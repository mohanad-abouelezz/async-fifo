==> flow/design.v <==
module mapper #(
    parameter DIM4_WIDTH = 8,  
    parameter DIM3_WIDTH = 8, 
    parameter DIM2_WIDTH = 8,  
    parameter DIM1_WIDTH = 8,
    parameter IDX4_WIDTH = 8,  
    parameter IDX3_WIDTH = 8, 
    parameter IDX2_WIDTH = 8,  
    parameter IDX1_WIDTH = 8,
    parameter ROW_MAJOR = 1,   
    parameter ADDR_WIDTH = 32 
)( 
    input  logic                        clk,            
    input  logic                        rst,            
    input  logic [DIM4_WIDTH - 1:0]     dim4, 
    input  logic [DIM3_WIDTH - 1:0]     dim3, 
    input  logic [DIM2_WIDTH - 1:0]     dim2,
    input  logic [DIM1_WIDTH - 1:0]     dim1,
    input  logic [IDX4_WIDTH - 1:0]     idx4,
    input  logic [IDX3_WIDTH - 1:0]     idx3, 
    input  logic [IDX2_WIDTH - 1:0]     idx2,
    input  logic [IDX1_WIDTH - 1:0]     idx1,
    input  logic [ADDR_WIDTH - 1:0]     base_addr,
    output logic [ADDR_WIDTH - 1:0]     addr
);
    logic [ADDR_WIDTH - 1:0] mult1_result, mult2_result, mult3_result;
    logic [ADDR_WIDTH - 1:0] dim3_dim2_dim1, dim2_dim1;
    logic [ADDR_WIDTH - 1:0] addr_temp;
    generate
        if (ROW_MAJOR) begin : row_major_block
            always_ff @(negedge clk or posedge rst) begin
                if (rst) begin
                    dim2_dim1 <= '0;
                    dim3_dim2_dim1 <= '0;
                end else begin
                    dim2_dim1 <= dim2 * dim1;
                    dim3_dim2_dim1 <= dim3 * dim2 * dim1;
                end
            end
            always_ff @(negedge clk or posedge rst) begin
                if (rst) begin
                    mult1_result <= '0;
                    mult2_result <= '0;
                    mult3_result <= '0;
                end else begin
                    mult1_result <= idx4 * dim3_dim2_dim1;
                    mult2_result <= idx3 * dim2_dim1;
                    mult3_result <= idx2 * dim1;
                end
            end
            always_ff @(negedge clk or posedge rst) begin
                if (rst) begin
                    addr_temp <= '0;
                end else begin
                    addr_temp <= base_addr + mult1_result + mult2_result + mult3_result + idx1;
                end
            end
        end else begin : column_major_block
            always_ff @(negedge clk or posedge rst) begin
                if (rst) begin
                    dim2_dim1 <= '0;
                    dim3_dim2_dim1 <= '0;
                end else begin
                    dim2_dim1 <= dim2 * dim1;
                    dim3_dim2_dim1 <= dim3 * dim2 * dim1;
                end
            end
            always_ff @(negedge clk or posedge rst) begin
                if (rst) begin
                    mult1_result <= '0;
                    mult2_result <= '0;
                    mult3_result <= '0;
                end else begin
                    mult1_result <= idx4 * dim3_dim2_dim1;
                    mult2_result <= idx3 * dim2_dim1;
                    mult3_result <= idx1 * dim2;
                end
            end
            always_ff @(negedge clk or posedge rst) begin
                if (rst) begin
                    addr_temp <= '0;
                end else begin
                    addr_temp <= base_addr + mult1_result + mult2_result + mult3_result + idx2;
                end
            end
        end
    endgenerate
    assign addr = addr_temp;
endmodule
* Tool chain data of mapper
The steps from the RTL of mapper to its reports follow in flow order.
Lines are those of the file above, counted from 1.
Library cell names are shortened.
Not given: --
- Design top :: mapper
- Clock :: clk
- Library :: sky130hd
- Timing corner :: tt_025C_1v80

* Word level
Yosys after proc, flatten, opt, wreduce and memory -nomap, before mapping. Enables and synchronous resets that opt folds into registers are not counted as muxes. Memory bits, and registers merged into a memory's read port (data or address), are not among the register bits. Print and check cells are not counted. Equal cells are merged and count once.
- Output and inout port bits :: 32
- Input port bits :: 98
- Register bits :: 152
- Add/subtract/negate cells :: 4
- Multipliers :: 6
** Operators with widths (number)
- 8-bit by 8-bit multiplier with 16-bit output :: 3
- 8-bit by 24-bit multiplier with 32-bit output :: 1
- 16-bit by 8-bit multiplier with 24-bit output :: 1
- 8-bit by 16-bit multiplier with 24-bit output :: 1
- 32-bit adder :: 2
- 32-bit by 16-bit adder with 32-bit output :: 1
- 32-bit by 8-bit adder with 32-bit output :: 1

* Longest topological paths
Depth = most cells in a row (Yosys ltp): at word level without a register or memory, in the mapped netlist without a sequential cell, where the memories' decode and read muxes count.
- Depth after elaboration :: 4
- ABC_AREA :: 0
- Depth in mapped cells :: 33
- Depth with buffers taken out :: 32

* Mapped cells and area
The flow's flattened synthesis, as Yosys stat reports it; memories are mapped. The netlist is that of the ABC_AREA named above (0 if unset); the other value can give another one.
** Cell types (number)
- fa_1 :: 455
- ha_1 :: 325
- dfrtn_1 :: 144
- and2_1 :: 345
- inv_1 :: 453
- nand2_1 :: 340
- xnor2_1 :: 98
- a21oi_1 :: 104
- a21o_1 :: 56
- clkbuf_1 :: 79
- xor2_1 :: 29
- nor2_1 :: 64
- nand3_1 :: 29
- o21ai_1 :: 29
- and3_1 :: 23
- o21ai_0 :: 24
- o21bai_1 :: 15
- nor2b_1 :: 15
Other cell types: 43; their cells: 147.
- Flip-flop cells :: 144
- Buffer cells :: 80
- Mapped area :: 26386.6 um^2
- Cell count :: 2774

Lab notebook: mapper

Stored flow runs of mapper (2 of them; Yosys, OpenROAD, sky130hd). They differ in their settings and are not a sequence. Constraints: input delay and output delay 20% of the set period each, output load 0.01 pF.

** Record 1
- Settings :: period_ns=26.3; SETUP_SLACK_MARGIN=1.17; CAP_MARGIN=20; CORE_MARGIN=2; CORE_UTILIZATION=40; SLEW_MARGIN=20
- Post-layout utilization :: 0.463
- Area of the synthesized netlist :: 26386.6 um^2
- Worst setup slack after layout :: 0.901 ns
- Total negative slack on setup checks :: 0.000 ns
- Overall die area :: 68037.5 um^2

** Record 2
- Settings :: period_ns=37.9; CORE_UTILIZATION=59; SETUP_SLACK_MARGIN=5.0; PLACE_DENSITY_LB_ADDON=0.04; ABC_AREA=0; GPL_TIMING_DRIVEN=1; GPL_ROUTABILITY_DRIVEN=1; CTS_CLUSTER_SIZE=72; CTS_CLUSTER_DIAMETER=66; SLEW_MARGIN=0; MAX_ROUTING_LAYER=met4; CAP_MARGIN=20; CORE_MARGIN=2
- Post-layout utilization :: 0.672
- Area of the synthesized netlist :: 26386.6 um^2
- Worst setup slack after layout :: 4.356 ns
- Total negative slack on setup checks :: 0.000 ns
- Overall die area :: 46431.6 um^2
